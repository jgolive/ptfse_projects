==> flow/design.v <==
`timescale 100ps / 1ps 
module controller(
    input clk,
    input start,
    input reset,
    output reg out,
    output reg bist_end,
    output reg running);
    reg [2:0] state, n_state;
    reg p_start;
    localparam [2:0] IDLE = 0, RUN_H = 1, RUN_L = 2, COMPLETED = 3;
    localparam [3:0] N_MAX = 8;
    localparam [3:0] M_MAX = 9;
    reg pos_start;
    wire [3:0] n, m;
    reg n_en, n_rst;
    reg m_en, m_rst;
    always @(posedge clk) begin
        if (reset == 1)
            state <= IDLE;
        else
            state <= n_state;
    end
    always @(posedge clk) begin
        if (p_start == 0 && start == 1)
            pos_start <= 1;
        else
            pos_start <= 0;
        p_start <= start;
    end
    always @(*) begin
        case (state)
        IDLE: begin
            out = 0;
            bist_end = 0;
            running = 0;
            m_en = 0;
            m_rst = 1;
            n_en = 0;
            n_rst = 1;
            if (pos_start == 1) begin
                n_state = RUN_H; 
            end
            else
                n_state = state;
        end
        RUN_H: begin
            out = 1;
            running = 1;
            bist_end = 0;
            n_en = 1;
            n_rst = 0;
            m_en = 0;
            m_rst = 0;
            if (n == 8-1 && m == 9) begin
                n_state = COMPLETED;
            end
            else if (n == 8-1) begin
                n_state = RUN_L;
            end
            else
                n_state = state;
        end
        RUN_L: begin
            out = 0;
            running = 1;
            bist_end = 0;
            n_en = 0;
            n_rst = 1;
            m_en = 1;
            m_rst = 0; 
            n_state = RUN_H;
        end
        COMPLETED: begin
            out = 0;
            running = 0;
            bist_end = 1;
            m_rst = 1;
            m_en = 0;
            n_rst = 1;
            n_en = 0;
            if (pos_start == 1) begin
                n_state = RUN_H;
            end
            else begin
                n_state = state;
            end
        end
        default: begin
            out = 0;
            bist_end = 0;
            running = 0;
            m_en = 0;
            m_rst = 1;
            n_en = 0;
            n_rst = 1;
            n_state = IDLE;
        end
        endcase
    end
    counter_4b n_counter (
        .clk(clk),
        .reset(n_rst),
        .enable(n_en),
        .count(n)
    );
    counter_4b m_counter (
        .clk(clk),
        .reset(m_rst),
        .enable(m_en),
        .count(m)
    );
endmodule
`timescale 100ps / 1ps 
module counter_4b(input clk, input reset, input enable, output reg [3:0] count);
    always @(posedge clk) begin
        if (reset == 1)
            count <= 4'd0;
        else if (enable == 1)
            count <= count + 4'd1;
    end
endmodule
Reports on controller
Tool output for the design above, in the order of the flow.
Lines are those of the file above, counted from 1.
A cell with -- has no value.

design
  top = controller
  clock = clk
  standard-cell library = sky130hd
  corner = tt_025C_1v80

After elaboration
Yosys after proc, flatten, opt, wreduce and memory -nomap, before mapping. Memory bits, and registers merged into a memory's read port (data or address), are not among the register bits. Print and check cells are not counted. Equal cells are merged and count once.

operators by class
  $add $sub $neg = 2
  equal/unequal tests = 7
  muxes and demuxes = 9
  bitwise operators = 1
  reductions and logical operators = 6

operator list
  kind                                            number
  parallel mux 3 bit (select 3 bit)               1
  2-to-1 mux 3 bit                                3
  adder 4 x 1 -> 4 bit (second input constant)    2
  == test 3 x 2 -> 1 bit (second input constant)  2
  2-to-1 mux 1 bit                                5
  OR reduction 2 bit                              2
  == test 4 x 3 -> 1 bit (second input constant)  1
  == test 4 bit (second input constant)           1
  == test 3 x 1 -> 1 bit (second input constant)  1
  != test 3 bit (second input constant)           1
  zero test 3 bit                                 1
  logical AND 1 bit                               2
  != test 2 x 1 -> 1 bit (second input constant)  1
  AND reduction 2 bit                             1
  inverter 1 bit                                  1

word-level totals
  register bits after elaboration = 13
  bits of input ports = 3
  output and inout port bits = 3
  word-level cells = 30

Longest topological paths
Longest topological path by Yosys (ltp), each cell counted once; first at word level (registers and memories cut), then after technology mapping (sequential cells cut; the memories' decode and read muxes count).

logic depth
  depth after elaboration = 4
  ABC_AREA = 0
  depth in mapped cells = 4
  depth with buffers taken out = 4

Netlist
Source: synth_stat.txt of the flow (Yosys; design flattened, memories mapped). It holds for the ABC_AREA given above (unset counts as 0); a run with the other value may have another netlist.

synthesis totals
  cells in the netlist = 52
  cell area after synthesis = 525.5 um^2
  sequential part of the area = 280.3 um^2
  flip-flops = 14
  buffers = 0

cells by type
  cell type                  number  total area (um^2)
  sky130_fd_sc_hd__dfxtp_1   14      280.269
  sky130_fd_sc_hd__ha_1      3       37.536
  sky130_fd_sc_hd__nor2b_1   4       25.024
  sky130_fd_sc_hd__o21ai_0   5       25.024
  sky130_fd_sc_hd__and2_1    3       18.768
  sky130_fd_sc_hd__nand2_1   5       18.768
  sky130_fd_sc_hd__xnor2_1   2       17.517
  sky130_fd_sc_hd__xor2_1    2       17.517
  sky130_fd_sc_hd__nand3_1   3       15.014
  sky130_fd_sc_hd__or4b_4    1       13.763
  sky130_fd_sc_hd__inv_1     3       11.261
  sky130_fd_sc_hd__o21ai_2   1       8.758
  sky130_fd_sc_hd__a21o_1    1       7.507
  sky130_fd_sc_hd__nand3b_1  1       7.507
  sky130_fd_sc_hd__a31oi_1   1       6.256
  sky130_fd_sc_hd__or2_1     1       6.256
  sky130_fd_sc_hd__o21ai_1   1       5.005
  sky130_fd_sc_hd__nor2_1    1       3.754

The figures by module come from a second, unflattened synthesis with its own total; it is not the netlist above.

unflattened totals
  cells (unflattened synthesis) = 54
  area total of the unflattened synthesis = 596.8 um^2

Each row is one instance without its submodules.

modules
  module      times used  cells  area (um^2)  seq. area (um^2)
  counter_4b  2           16     178.9        80.1
  controller  1           22     239.0        120.1

Timing after synthesis
OpenSTA on the mapped netlist: ideal clock, no wires. The path of least setup slack (recovery checks aside). Input and output delay are each 20% of the period. Register names are those of the netlist, which keeps one name where synthesis merged equal registers.

timing post-synthesis
  path kind = reg-to-reg
  start = register n_counter.count[0]
  end = register state
  clock period = 1.91 ns
  setup time = 0.067 ns
  time at the first pin = 0.000 ns
  data arrival time = 1.149 ns
  required time = 1.843 ns
  path slack = 0.693 ns
  delay of the path = 1.216 ns
  stages = 5
  path buffers = 0
  synthesis period reached = 1.217 ns

"delay of the path" is the arrival time less input delay plus setup time.
"stages" counts driving pins, that of a launching flip-flop among them; a cell with two outputs on the path counts twice.
"synthesis period reached" = period - worst setup slack (recovery checks aside). The figure is calculated, with input and output delays left at 20% of the set period.
An end named without its bit number is one bit of that signal or, where synthesis recoded a state register, one of its new flip-flops.
The rows between start and end are the longest chain of elaborated cells between them; the timing report does not say that the signal goes this way. Where chains are equally long, one stands for them.
A line is the first line of the expression or statement that the cell stems from. Yosys adds cells for indexed reads and writes and turns some case tables into memories.

between the ends, post-synthesis
  cells stage by stage = sky130_fd_sc_hd__dfxtp_1 > sky130_fd_sc_hd__ha_1 > sky130_fd_sc_hd__nand2_1 > sky130_fd_sc_hd__or4b_4 > sky130_fd_sc_hd__o21ai_2
  cells in the longest elaborated chain = 4
  elaborated cells on any way between the ends = 7
  classes of those cells = 2 x eq/ne; 3 x mux; 2 x reduce/logical

RTL lines, path post-synthesis
  element                            line  source
  start, declared                    115   module counter_4b(input clk, input reset, input enable, output reg [3:0] count);
  start, assigned                    118   count <= 4'd0;
  start, assigned                    120   count <= count + 4'd1;
  == test 4 x 3 -> 1 bit             58    else if (n == 8-1) begin
  2-to-1 mux 3 bit                   58
  2-to-1 mux 3 bit                   55    if (n == 8-1 && m == 9) begin
  parallel mux 3 bit (select 3 bit)  32    case (state)
  end, assigned                      20    state <= IDLE;
  end, assigned                      22    state <= n_state;
  end, declared                      9     reg [2:0] state, n_state;

Ticket comment

Stored flow runs of controller (2 of them; Yosys, OpenROAD, sky130hd). They differ in their settings and are not a sequence. Constraints: input delay and output delay 20% of the set period each, output load 0.01 pF.
A setting shown as - is not set for that run.

setting or result                   flow run A  flow run B
period_ns                           0.983       0.737
CORE_UTILIZATION                    72          39
SETUP_SLACK_MARGIN                  0.16        0.19
PLACE_DENSITY_LB_ADDON              0.28        0.13
CORE_ASPECT_RATIO                   1.17        0.51
CELL_PAD_IN_SITES_GLOBAL_PLACEMENT  2           -
CELL_PAD_IN_SITES_DETAIL_PLACEMENT  1           1
TNS_END_PERCENT                     5           55
GPL_TIMING_DRIVEN                   0           -
MIN_ROUTING_LAYER                   met2        met1
CAP_MARGIN                          20          20
CORE_MARGIN                         2           3
SLEW_MARGIN                         20          20
HOLD_SLACK_MARGIN                   -           -0.04
GPL_ROUTABILITY_DRIVEN              -           1

Flow run A: stopped before the end: floorplanning reported PDN-0185
Flow run B: stopped before the end: floorplanning reported PDN-0185
