==> flow/design.v <==
`timescale 100ps / 1ps 
module misr(input clk, input reset, input enable, input [9:0] in_misr, output reg [9:0] out_misr);
    reg [9:0] misr_ff;
    always @(posedge clk) begin
        if (reset == 1) begin
            misr_ff <= 9'b000000000;
            out_misr <= 10'b0000000000; 
        end
        else if (enable == 1) begin
            misr_ff[0] <= out_misr[9] ^              in_misr[0];
            misr_ff[1] <= out_misr[9] ^ misr_ff[0] ^ in_misr[1];
            misr_ff[2] <= out_misr[9] ^ misr_ff[1] ^ in_misr[2];
            misr_ff[3] <= out_misr[9] ^ misr_ff[2] ^ in_misr[3];
            misr_ff[4] <= out_misr[9] ^ misr_ff[3] ^ in_misr[4];
            misr_ff[5] <= out_misr[9] ^ misr_ff[4] ^ in_misr[5];
            misr_ff[6] <= out_misr[9] ^ misr_ff[5] ^ in_misr[6];
            misr_ff[7] <= out_misr[9] ^ misr_ff[6] ^ in_misr[7];
            misr_ff[8] <= out_misr[9] ^ misr_ff[7] ^ in_misr[8];
            misr_ff[9] <= out_misr[9] ^ misr_ff[8] ^ in_misr[9];
            out_misr <= misr_ff;
        end
    end
endmodule
From RTL to reports: misr. Tool output for the design above, in the order of the flow. Lines are those of the file above, counted from 1. The mark - stands for no value.

Design top: misr. Clock port: clk. Cell library: sky130hd. Library corner: tt_025C_1v80.

Word level. Yosys after proc, flatten, opt, wreduce and memory -nomap, before mapping. Enables and synchronous resets that opt folds into registers are not counted as muxes. Memory bits, and registers merged into a memory's read port (data or address), are not among the register bits. Print and check cells are not counted. Equal cells are merged and count once.

The figure for register bits is 20. The entry for input bits reads 13. The entry for output and inout bits reads 10. Word-level cells: 30.

The figure for bitwise logic cells is 19.

Operators by type and width (count): 1-bit XOR (19).

Longest topological paths. Longest topological path by Yosys (ltp), each cell counted once; first at word level (registers and memories cut), then after technology mapping (sequential cells cut; the memories' decode and read muxes count).

Under depth in word-level cells stands 2. For ABC_AREA the number is 0. The entry for depth in mapped cells reads 4. The figure for mapped depth without buffers is 3.

After synthesis. Yosys stat after the flow's synthesis: flattened, memories mapped to cells. It holds for the ABC_AREA given above (unset counts as 0); a run with the other value may have another netlist.

For mapped cells the number is 75. For chip area (Yosys) the number is 930.9 µm². For sequential part of the area the number is 400.4 µm². Under mapped flip-flops stands 20. Under buffer cells stands 5.

Cells by type: sky130_fd_sc_hd__dfxtp_1 (count 20, area in all 400.384 µm²); sky130_fd_sc_hd__mux2i_1 (count 19, area in all 190.182 µm²); sky130_fd_sc_hd__xor3_1 (count 8, area in all 190.182 µm²); sky130_fd_sc_hd__nor2_1 (count 20, area in all 75.072 µm²); sky130_fd_sc_hd__xor3_4 (count 1, area in all 27.526 µm²); sky130_fd_sc_hd__buf_6 (count 1, area in all 11.261 µm²); sky130_fd_sc_hd__xnor2_1 (count 1, area in all 8.758 µm²); sky130_fd_sc_hd__a211oi_1 (count 1, area in all 7.507 µm²); sky130_fd_sc_hd__buf_4 (count 1, area in all 7.507 µm²); sky130_fd_sc_hd__clkbuf_1 (count 2, area in all 7.507 µm²); sky130_fd_sc_hd__buf_2 (count 1, area in all 5.005 µm²).

Timing after synthesis. OpenSTA on the mapped netlist: ideal clock, no wires. The path of least setup slack (recovery checks aside). Input and output delay are each 20% of the period. Register names are those of the netlist, which keeps one name where synthesis merged equal registers.

Path kind: register -> register. Start point: register out_misr[9]. End point: register misr_ff[1]. The entry for clock period reads 1.88 ns. The figure for setup time is 0.128 ns. The figure for time at the first pin is 0.000 ns. The figure for arrival is 1.058 ns. Required time: 1.752 ns. The entry for setup slack reads 0.694 ns. The figure for path delay is 1.186 ns. Under stages stands 5. Under buffers on the path stands 1. Under period reached after synthesis stands 1.186 ns.

"path delay" is the arrival time less input delay plus setup time. "stages" counts driving pins, that of a launching flip-flop among them; a cell with two outputs on the path counts twice. "period reached after synthesis" = period - worst setup slack (recovery checks aside). The figure is calculated, with input and output delays left at 20% of the set period. Between the ends stands the longest chain of elaborated cells between them, by number of cells; it is not shown to be the way that was timed. Of several equally long chains one is given. A line is the first line of the expression or statement that the cell stems from. Yosys adds cells for indexed reads and writes and turns some case tables into memories.

Cell sequence: sky130_fd_sc_hd__dfxtp_1 -> sky130_fd_sc_hd__buf_6 -> sky130_fd_sc_hd__xor3_1 -> sky130_fd_sc_hd__mux2i_1 -> sky130_fd_sc_hd__nor2_1. Length of the longest elaborated chain: 2. The entry for elaborated cells between the ends (all ways) reads 2. Source lines of those cells: 1. Classes of those cells: logic: 2.

RTL lines, path after synthesis: from (decl) (line 2) `module misr(input clk, input reset, input enable, input [9:0] in_misr, output reg [9:0] out_misr);`; from (assign) (line 7) `out_misr <= 10'b0000000000;`; from (assign) (line 20) `out_misr <= misr_ff;`; 1-bit XOR x2 (line 11) `misr_ff[1] <= out_misr[9] ^ misr_ff[0] ^ in_misr[1];`; to (assign) (line 6) `misr_ff <= 9'b000000000;`; to (assign) (line 11); to (decl) (line 3) `reg [9:0] misr_ff;`.

Path in the finished layout. Path of least setup slack in the final report of run A (OpenROAD, finished layout, wires in). Where an end is a register, its clock arrival counts in the times.

Path kind: register -> register. Start point: register out_misr[9]. End point: register misr_ff[9]. The entry for clock period reads 1.15 ns. The figure for setup time is 0.09 ns. The figure for time at the first pin is 0.29 ns. The figure for arrival is 1.28 ns. Required time: 1.34 ns. The entry for setup slack reads 0.06 ns. Under stages stands 4. Under buffers on the path stands 0.

Between the ends stands the longest chain of elaborated cells between them, by number of cells; it is not shown to be the way that was timed. Of several equally long chains one is given.

Cell sequence: sky130_fd_sc_hd__dfxtp_4 -> sky130_fd_sc_hd__xor3_4 -> sky130_fd_sc_hd__mux2i_1 -> sky130_fd_sc_hd__nor2_1. Length of the longest elaborated chain: 2. The entry for elaborated cells between the ends (all ways) reads 2. Source lines of those cells: 1. Classes of those cells: logic: 2.

RTL lines, path after layout: from (decl) (line 2) `module misr(input clk, input reset, input enable, input [9:0] in_misr, output reg [9:0] out_misr);`; from (assign) (line 7) `out_misr <= 10'b0000000000;`; from (assign) (line 20) `out_misr <= misr_ff;`; 1-bit XOR x2 (line 19) `misr_ff[9] <= out_misr[9] ^ misr_ff[8] ^ in_misr[9];`; to (assign) (line 6) `misr_ff <= 9'b000000000;`; to (assign) (line 19); to (decl) (line 3) `reg [9:0] misr_ff;`.

Design misr on sky130hd. What follows are 2 stored runs of the flow, each under its own settings; their order means nothing. The constraints put input and output delay at 20% of the set period each and load the outputs with 0.01 pF. "clock period achieved" is the run's clock period less its worst setup slack. It is reckoned from that one timing run; input and output delays stay at 20% of the period that was set. "worst setup path time" is the time allowed to the run's worst setup path (the clock period less input and output delay, where it has them) less its slack. Clock arrival times count: a late capture clock shortens it, a late launch clock lengthens it. "overall power": no workload was simulated; the value follows from the tool's default switching activity.

Files of run A:
==> flow/run.sh <==
#!/bin/bash
# the make line also repeats the synthesis and layout settings of config.mk as NAME=value (left out here)
make -C /OpenROAD-flow-scripts/flow DESIGN_CONFIG=/design/flow/config.mk WORK_HOME=/design/flow/orfs CLKGATE_MAP_FILE= finish
==> flow/config.mk <==
export PLATFORM = sky130hd
export DESIGN_NAME = misr
export DESIGN_NICKNAME = misr
export VERILOG_FILES = /design/flow/design.v
export SDC_FILE = /design/flow/constraint.sdc
export NUM_CORES = 4
export LEC_CHECK = 0
export CAP_MARGIN = 20
export CORE_MARGIN = 2
export CORE_UTILIZATION = 40
export SLEW_MARGIN = 20
==> flow/constraint.sdc <==
create_clock -name core_clock -period 1.15 [get_ports {clk}]
set_input_delay 0.2300 -clock core_clock [delete_from_list [all_inputs] [get_ports {clk}]]
set_output_delay 0.2300 -clock core_clock [all_outputs]
set_load 0.01 [all_outputs]

Results of run A. The sum of negative setup slack stands at 0.000 ns. The chip area after synthesis (Yosys) stands at 930.9 µm². The utilization is 0.547. The measured overall die area is 2729.0 µm². The smallest setup slack is 0.060 ns. The worst setup path time stands at 1.09 ns. Type of the worst setup path: register -> register. The measured clock period achieved is 1.090 ns. The overall power stands at 1.463 mW. The standard-cell area after layout comes to 1209.9 µm². The worst-case hold slack comes to 0.472 ns.

Files of run B:
==> flow/run.sh <==
#!/bin/bash
# the make line also repeats the synthesis and layout settings of config.mk as NAME=value (left out here)
make -C /OpenROAD-flow-scripts/flow DESIGN_CONFIG=/design/flow/config.mk WORK_HOME=/design/flow/orfs CLKGATE_MAP_FILE= finish
==> flow/config.mk <==
export PLATFORM = sky130hd
export DESIGN_NAME = misr
export DESIGN_NICKNAME = misr
export VERILOG_FILES = /design/flow/design.v
export SDC_FILE = /design/flow/constraint.sdc
export NUM_CORES = 4
export LEC_CHECK = 0
export CAP_MARGIN = 15
export CELL_PAD_IN_SITES_GLOBAL_PLACEMENT = 3
export CORE_MARGIN = 9
export CORE_UTILIZATION = 33
export GPL_ROUTABILITY_DRIVEN = 0
export HOLD_SLACK_MARGIN = 0.05
export MIN_ROUTING_LAYER = met1
export PLACE_DENSITY = 0.61
export SETUP_SLACK_MARGIN = 0.08
export SLEW_MARGIN = 15
==> flow/constraint.sdc <==
create_clock -name core_clock -period 1.31 [get_ports {clk}]
set_input_delay 0.2620 -clock core_clock [delete_from_list [all_inputs] [get_ports {clk}]]
set_output_delay 0.2620 -clock core_clock [all_outputs]
set_load 0.01 [all_outputs]

Results of run B. The sum of negative setup slack stands at 0.000 ns. The chip area after synthesis (Yosys) stands at 930.9 µm². The utilization is 0.477. The measured overall die area is 5056.6 µm². The smallest setup slack is 0.124 ns. The worst setup path time stands at 0.92 ns. Type of the worst setup path: register -> output. The measured clock period achieved is 1.186 ns. The overall power stands at 1.288 mW. The standard-cell area after layout comes to 1236.2 µm². The worst-case hold slack comes to 0.498 ns.
