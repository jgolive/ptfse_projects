==> flow/design.v <==
`timescale 1ns / 1ps
module circuito09 (clk, reset, emptyID1, emptyID2, emptyID1_prev, emptyID2_prev, start_test, end_test, end_test_global, clearID1, clearID2, restart_col_select, loadID1, loadID2, resetID1, resetID2, clearID1_prev, clearID2_prev);
   input clk; 
   input reset; 
   input emptyID1; 
   input emptyID2; 
   input emptyID1_prev; 
   input emptyID2_prev; 
   input start_test; 
   input end_test; 
   input end_test_global; 
   output clearID1; 
   wire clearID1;
   output clearID2; 
   wire clearID2;
   output restart_col_select; 
   reg restart_col_select;
   output loadID1; 
   reg loadID1;
   output loadID2; 
   reg loadID2;
   output resetID1; 
   reg resetID1;
   output resetID2; 
   reg resetID2;
   output clearID1_prev; 
   reg clearID1_prev;
   output clearID2_prev; 
   reg clearID2_prev;
   localparam [3:0] start_tx = 4'b0100; 
   localparam [3:0] stop_tx = 4'b1110; 
   localparam [3:0] stop_tx_prev = 4'b1010; 
   localparam [1:0] INIT = 0; 
   localparam [1:0] BIST = 1; 
   localparam [1:0] ESPERA = 2; 
   localparam [1:0] RUN = 3; 
   reg[1:0] cur; 
   reg[1:0] nxt; 
   reg[3:0] cntCh1; 
   reg[3:0] cntCh2; 
   reg[3:0] cntCh1_prev; 
   reg[3:0] cntCh2_prev; 
   reg clearID1_i; 
   reg clearID2_i; 
   assign clearID1 = clearID1_i ;
   assign clearID2 = clearID2_i ;
   always @(posedge clk)
   begin 
      if (reset == 1'b1)
         cur <= INIT ;
      else
         cur <= nxt ;
   end 
   always @(*)
   begin 
      case (cur)
         INIT :
                  begin
                     if (start_test == 1'b0)
                     begin
                        nxt = INIT ; 
                     end
                     else
                     begin
                        nxt = BIST ; 
                     end 
                     clearID1_i = 1'b1 ; 
                     clearID2_i = 1'b1 ; 
                     clearID1_prev = 1'b1 ; 
                     clearID2_prev = 1'b1 ; 
                     restart_col_select = 1'b1 ; 
                     loadID1 = 1'b0 ; 
                     loadID2 = 1'b0 ; 
                     resetID1 = 1'b0 ; 
                     resetID2 = 1'b0 ; 
                  end
         BIST :
                  begin
                     if (end_test == 1'b0)
                     begin
                        nxt = BIST ; 
                     end
                     else
                     begin
                        nxt = ESPERA ; 
                     end 
                     restart_col_select = 1'b0 ; 
                     if (cntCh1 == start_tx)
                     begin
                        loadID1 = 1'b1 ; 
                     end
                     else
                     begin
                        loadID1 = 1'b0 ; 
                     end 
                     if (cntCh1 == (stop_tx - 1))
                     begin
                        clearID1_i = 1'b1 ; 
                     end
                     else
                     begin
                        clearID1_i = 1'b0 ; 
                     end 
                     if (cntCh1 == stop_tx)
                     begin
                        resetID1 = 1'b1 ; 
                     end
                     else
                     begin
                        resetID1 = 1'b0 ; 
                     end 
                     if (cntCh1_prev == stop_tx_prev)
                     begin
                        clearID1_prev = 1'b1 ; 
                     end
                     else
                     begin
                        clearID1_prev = 1'b0 ; 
                     end 
                     if (cntCh2 == start_tx)
                     begin
                        loadID2 = 1'b1 ; 
                     end
                     else
                     begin
                        loadID2 = 1'b0 ; 
                     end 
                     if (cntCh2 == (stop_tx - 1))
                     begin
                        clearID2_i = 1'b1 ; 
                     end
                     else
                     begin
                        clearID2_i = 1'b0 ; 
                     end 
                     if (cntCh2 == stop_tx)
                     begin
                        resetID2 = 1'b1 ; 
                     end
                     else
                     begin
                        resetID2 = 1'b0 ; 
                     end 
                     if (cntCh2_prev == stop_tx_prev)
                     begin
                        clearID2_prev = 1'b1 ; 
                     end
                     else
                     begin
                        clearID2_prev = 1'b0 ; 
                     end 
                  end
         ESPERA :
                  begin
                     if (end_test_global == 1'b0)
                     begin
                        nxt = ESPERA ; 
                     end
                     else
                     begin
                        nxt = RUN ; 
                     end 
                     clearID1_i = 1'b1 ; 
                     clearID2_i = 1'b1 ; 
                     clearID1_prev = 1'b1 ; 
                     clearID2_prev = 1'b1 ; 
                     restart_col_select = 1'b1 ; 
                     loadID1 = 1'b0 ; 
                     loadID2 = 1'b0 ; 
                     resetID1 = 1'b0 ; 
                     resetID2 = 1'b0 ; 
                  end
         RUN :
                  begin
                     nxt = RUN ; 
                     restart_col_select = 1'b0 ; 
                     if (cntCh1 == start_tx)
                     begin
                        loadID1 = 1'b1 ; 
                     end
                     else
                     begin
                        loadID1 = 1'b0 ; 
                     end 
                     if (cntCh1 == (stop_tx - 1))
                     begin
                        clearID1_i = 1'b1 ; 
                     end
                     else
                     begin
                        clearID1_i = 1'b0 ; 
                     end 
                     if (cntCh1 == stop_tx)
                     begin
                        resetID1 = 1'b1 ; 
                     end
                     else
                     begin
                        resetID1 = 1'b0 ; 
                     end 
                     if (cntCh1_prev == stop_tx_prev)
                     begin
                        clearID1_prev = 1'b1 ; 
                     end
                     else
                     begin
                        clearID1_prev = 1'b0 ; 
                     end 
                     if (cntCh2 == start_tx)
                     begin
                        loadID2 = 1'b1 ; 
                     end
                     else
                     begin
                        loadID2 = 1'b0 ; 
                     end 
                     if (cntCh2 == (stop_tx - 1))
                     begin
                        clearID2_i = 1'b1 ; 
                     end
                     else
                     begin
                        clearID2_i = 1'b0 ; 
                     end 
                     if (cntCh2 == stop_tx)
                     begin
                        resetID2 = 1'b1 ; 
                     end
                     else
                     begin
                        resetID2 = 1'b0 ; 
                     end 
                     if (cntCh2_prev == stop_tx_prev)
                     begin
                        clearID2_prev = 1'b1 ; 
                     end
                     else
                     begin
                        clearID2_prev = 1'b0 ; 
                     end 
                  end
      endcase 
   end 
   always @(posedge clk)
   begin 
      if (reset == 1'b1)
      begin
         cntCh1 <= {4{1'b0}} ; 
         cntCh2 <= {4{1'b0}} ; 
         cntCh1_prev <= {4{1'b0}} ; 
         cntCh2_prev <= {4{1'b0}} ; 
      end
      else
      begin
         if (emptyID1 == 1'b1)
         begin
            cntCh1 <= {4{1'b0}} ; 
         end
         else
         begin
            cntCh1 <= cntCh1 + 1 ; 
         end 
         if (emptyID2 == 1'b1)
         begin
            cntCh2 <= {4{1'b0}} ; 
         end
         else
         begin
            cntCh2 <= cntCh2 + 1 ; 
         end 
         if (emptyID1_prev == 1'b1)
         begin
            cntCh1_prev <= {4{1'b0}} ; 
         end
         else
         begin
            cntCh1_prev <= cntCh1_prev + 1 ; 
         end 
         if (emptyID2_prev == 1'b1)
         begin
            cntCh2_prev <= {4{1'b0}} ; 
         end
         else
         begin
            cntCh2_prev <= cntCh2_prev + 1 ; 
         end 
      end 
   end 
endmodule
# Step by step through the tools: circuito09

The steps from the RTL of circuito09 to its reports follow in flow order.
Line numbers count from 1 in the design file above.
Cell names lack the library's common part.
The mark - stands for no value.

Design top: circuito09
Clock input: clk
Standard-cell library: sky130hd
Timing corner: tt_025C_1v80

# Word-level counts

Yosys after proc, flatten, opt, wreduce and memory -nomap, before mapping. Enables and synchronous resets that opt folds into registers are not counted as muxes. Memory bits, and registers merged into a memory's read port (data or address), are not among the register bits. Print and check cells are not counted. Equal cells are merged and count once.

Elaborated cells: 48
Bits in registers: 18
Memories: 0
Word width x clocked read ports: 0
Latch bits: 0
Bits in writable memories: 0
Bits in read-only memories: 0
Input port bits: 9

Equality and inequality tests: 11
Shift-type cells: 0
Multipliers: 0
Muxes and demuxes: 21
Bitwise logic cells: 0
$add $sub $neg: 4
Div/mod/pow operators: 0
Reductions and logical operators: 7
$lt $le $gt $ge: 0

Operators with widths:

| kind                                                 | count |
| equality test 4 bit (second input constant)          | 6 |
| parallel mux 1 bit (select 2 bit)                    | 9 |
| adder 4 x 1 -> 4 bit (second input constant)         | 4 |
| OR reduction 2 bit                                   | 6 |
| two-way mux 1 bit                                    | 10 |
| equality test 4 x 3 -> 1 bit (second input constant) | 2 |
| parallel mux 2 bit (select 4 bit)                    | 1 |
| equality test 2 bit (second input constant)          | 2 |
| equality test 2 x 1 -> 1 bit (second input constant) | 1 |
| zero test 2 bit                                      | 1 |
| two-way mux 2 bit                                    | 1 |

# Logic depth

Longest topological path by Yosys (ltp), each cell counted once; first at word level (registers and memories cut), then after technology mapping (sequential cells cut; the memories' decode and read muxes count).

Depth after elaboration: 3
ABC_AREA: 0
Gate-level depth with buffers: 4

# Netlist

Source: synth_stat.txt of the flow (Yosys; design flattened, memories mapped). It holds for the ABC_AREA given above (unset counts as 0); a run with the other value may have another netlist.

Cell types:

| cell     | count | area in all (µm²) |
| dfxtp_1  | 20    | 400.384 |
| ha_1     | 12    | 150.144 |
| nor3_1   | 14    | 70.067 |
| mux2_2   | 4     | 45.043 |
| nor3b_1  | 6     | 45.043 |
| xnor2_1  | 4     | 35.034 |
| inv_1    | 7     | 26.275 |
| and4b_1  | 2     | 20.019 |
| nand3_1  | 4     | 20.019 |
| nor4bb_1 | 2     | 20.019 |
| a31o_2   | 2     | 17.517 |
| a21oi_1  | 3     | 15.014 |
| nand2_1  | 4     | 15.014 |
| nand2b_1 | 2     | 12.512 |
| o22ai_1  | 2     | 12.512 |
| buf_6    | 1     | 11.261 |
| a21o_1   | 1     | 7.507 |
| buf_4    | 1     | 7.507 |

Other cell types: 2; their cells: 2.

Buffer cells: 2
Mapped cells: 93
Flip-flops: 20
Mapped area: 940.9 µm²
Sequential part of the area: 400.4 µm²

# Worst setup path after synthesis

OpenSTA on the mapped netlist: ideal clock, no wires. The path of least setup slack (recovery checks aside). Input and output delay are each 20% of the period. Register names are those of the netlist, which keeps one name where synthesis merged equal registers.

Path kind: register -> output
From: register cntCh1[0]
To: output port loadID1
External output delay: 0.376 ns
Period: 1.88 ns
Arrival time: 0.972 ns
Time at the first pin: 0.000 ns
Slack: 0.532 ns
Stages on the path: 4
Path buffers: 0
Path delay: 0.972 ns
Required time: 1.504 ns
Period reached after synthesis: 1.348 ns

"path delay" is the arrival time less input delay plus setup time.
A path that ends at an output port has no setup time.
"stages on the path" counts driving pins, that of a launching flip-flop among them; a cell with two outputs on the path counts twice.
"period reached after synthesis" = period - worst setup slack (recovery checks aside). The figure is calculated, with input and output delays left at 20% of the set period.
Between the ends stands the longest chain of elaborated cells between them, by number of cells; it is not shown to be the way that was timed. Of several equally long chains one is given.
Each line given opens the expression or statement behind the cell; cells for indexed reads and writes are added by Yosys, which also makes memories of some case tables.
A register here has more assigning lines than the two given.

Cells stage by stage: dfxtp_1 inv_1 ha_1 nor4bb_1
Length of the longest elaborated chain: 3

Ends and longest elaborated chain, post-synthesis:

| item                              | RTL line | source |
| start: declaration                | 39       | `reg[3:0] cntCh1;` |
| start: assignment                 | 248      | `cntCh1 <= {4{1'b0}} ;` |
| start: assignment                 | 261      | `cntCh1 <= cntCh1 + 1 ;` |
| equality test 4 x 3 -> 1 bit      | 177      | `if (cntCh1 == start_tx)` |
| two-way mux 1 bit                 | 177      |  |
| parallel mux 1 bit (select 2 bit) | 56       | `case (cur)` |
| end: declaration                  | 18       | `output loadID1;` |

# Path in the finished layout

From the final timing report of flow run 1: the path of least setup slack in the routed layout; clock arrival at registers is part of the times.

Path kind: register -> output
From: register cur
To: output port resetID2
Period: 1.21 ns
Required time: 0.97 ns
External output delay: 0.24 ns
Time at the first pin: 0.29 ns
Path buffers: 1
Slack: -0.24 ns
Stages on the path: 4
Arrival time: 1.21 ns

An end named without its bit number is one bit of that signal or, where synthesis recoded a state register, one of its new flip-flops.
Between the ends stands the longest chain of elaborated cells between them, by number of cells; it is not shown to be the way that was timed. Of several equally long chains one is given.

Cells stage by stage: dfxtp_2 nor2_4 and4b_1 buf_2
Length of the longest elaborated chain: 3

Ends and longest elaborated chain, post-layout:

| item                              | RTL line | source |
| start: declaration                | 37       | `reg[1:0] cur;` |
| start: assignment                 | 50       | `cur <= INIT ;` |
| start: assignment                 | 52       | `cur <= nxt ;` |
| equality test 2 bit               | 56       | `case (cur)` |
| OR reduction 2 bit                | -        |  |
| parallel mux 1 bit (select 2 bit) | 56       |  |
| end: declaration                  | 24       | `output resetID2;` |

Lab notebook: circuito09

Design circuito09 on sky130hd. What follows are 2 stored runs of the flow, each under its own settings; their order means nothing. The constraints put input and output delay at 20% of the set period each and load the outputs with 0.01 pF.
"period achieved": clock period set for the run, less the worst setup slack. It is reckoned from that one timing run; input and output delays stay at 20% of the period that was set.
"time of the worst setup path" is the time allowed to the run's worst setup path (the clock period less input and output delay, where it has them) less its slack. Clock arrival times count: a late capture clock shortens it, a late launch clock lengthens it.
By "total power of the final layout" is meant OpenSTA's value without simulated activity: inputs other than the clock are taken to toggle once in ten clock periods, and the tool carries that through the logic.
A setting shown as n/a is not set for that run.

| item                                   | flow run 1         | flow run 2         |
| period_ns                              | 1.21               | 1.13               |
| CAP_MARGIN                             | 20                 | 20                 |
| CORE_MARGIN                            | 2                  | 2                  |
| CORE_UTILIZATION                       | 40                 | 27                 |
| SLEW_MARGIN                            | 20                 | 10                 |
| SETUP_SLACK_MARGIN                     | n/a                | 0.3                |
| CORE_ASPECT_RATIO                      | n/a                | 1.48               |
| CELL_PAD_IN_SITES_DETAIL_PLACEMENT     | n/a                | 0                  |
| TNS_END_PERCENT                        | n/a                | 85                 |
| GPL_ROUTABILITY_DRIVEN                 | n/a                | 0                  |
| standard-cell area after routing (µm²) | 1447.6             | 1825.5             |
| sum of negative setup slack (ns)       | -1.629             | -2.185             |
| area of the die (µm²)                  | 2756.2             | 3982.2             |
| utilization after routing (%)          | 65.4               | 54.0               |
| total power of the final layout (uW)   | 1285               | 1542               |
| period achieved (ns)                   | 1.448              | 1.460              |
| worst hold slack after layout (ns)     | 0.467              | 0.299              |
| setup slack of the worst path (ns)     | -0.238             | -0.330             |
| post-synthesis cell area (µm²)         | 940.9              | 940.9              |
| time of the worst setup path (ns)      | 1.21               | 1.23               |
| worst setup path kind                  | register -> output | register -> output |
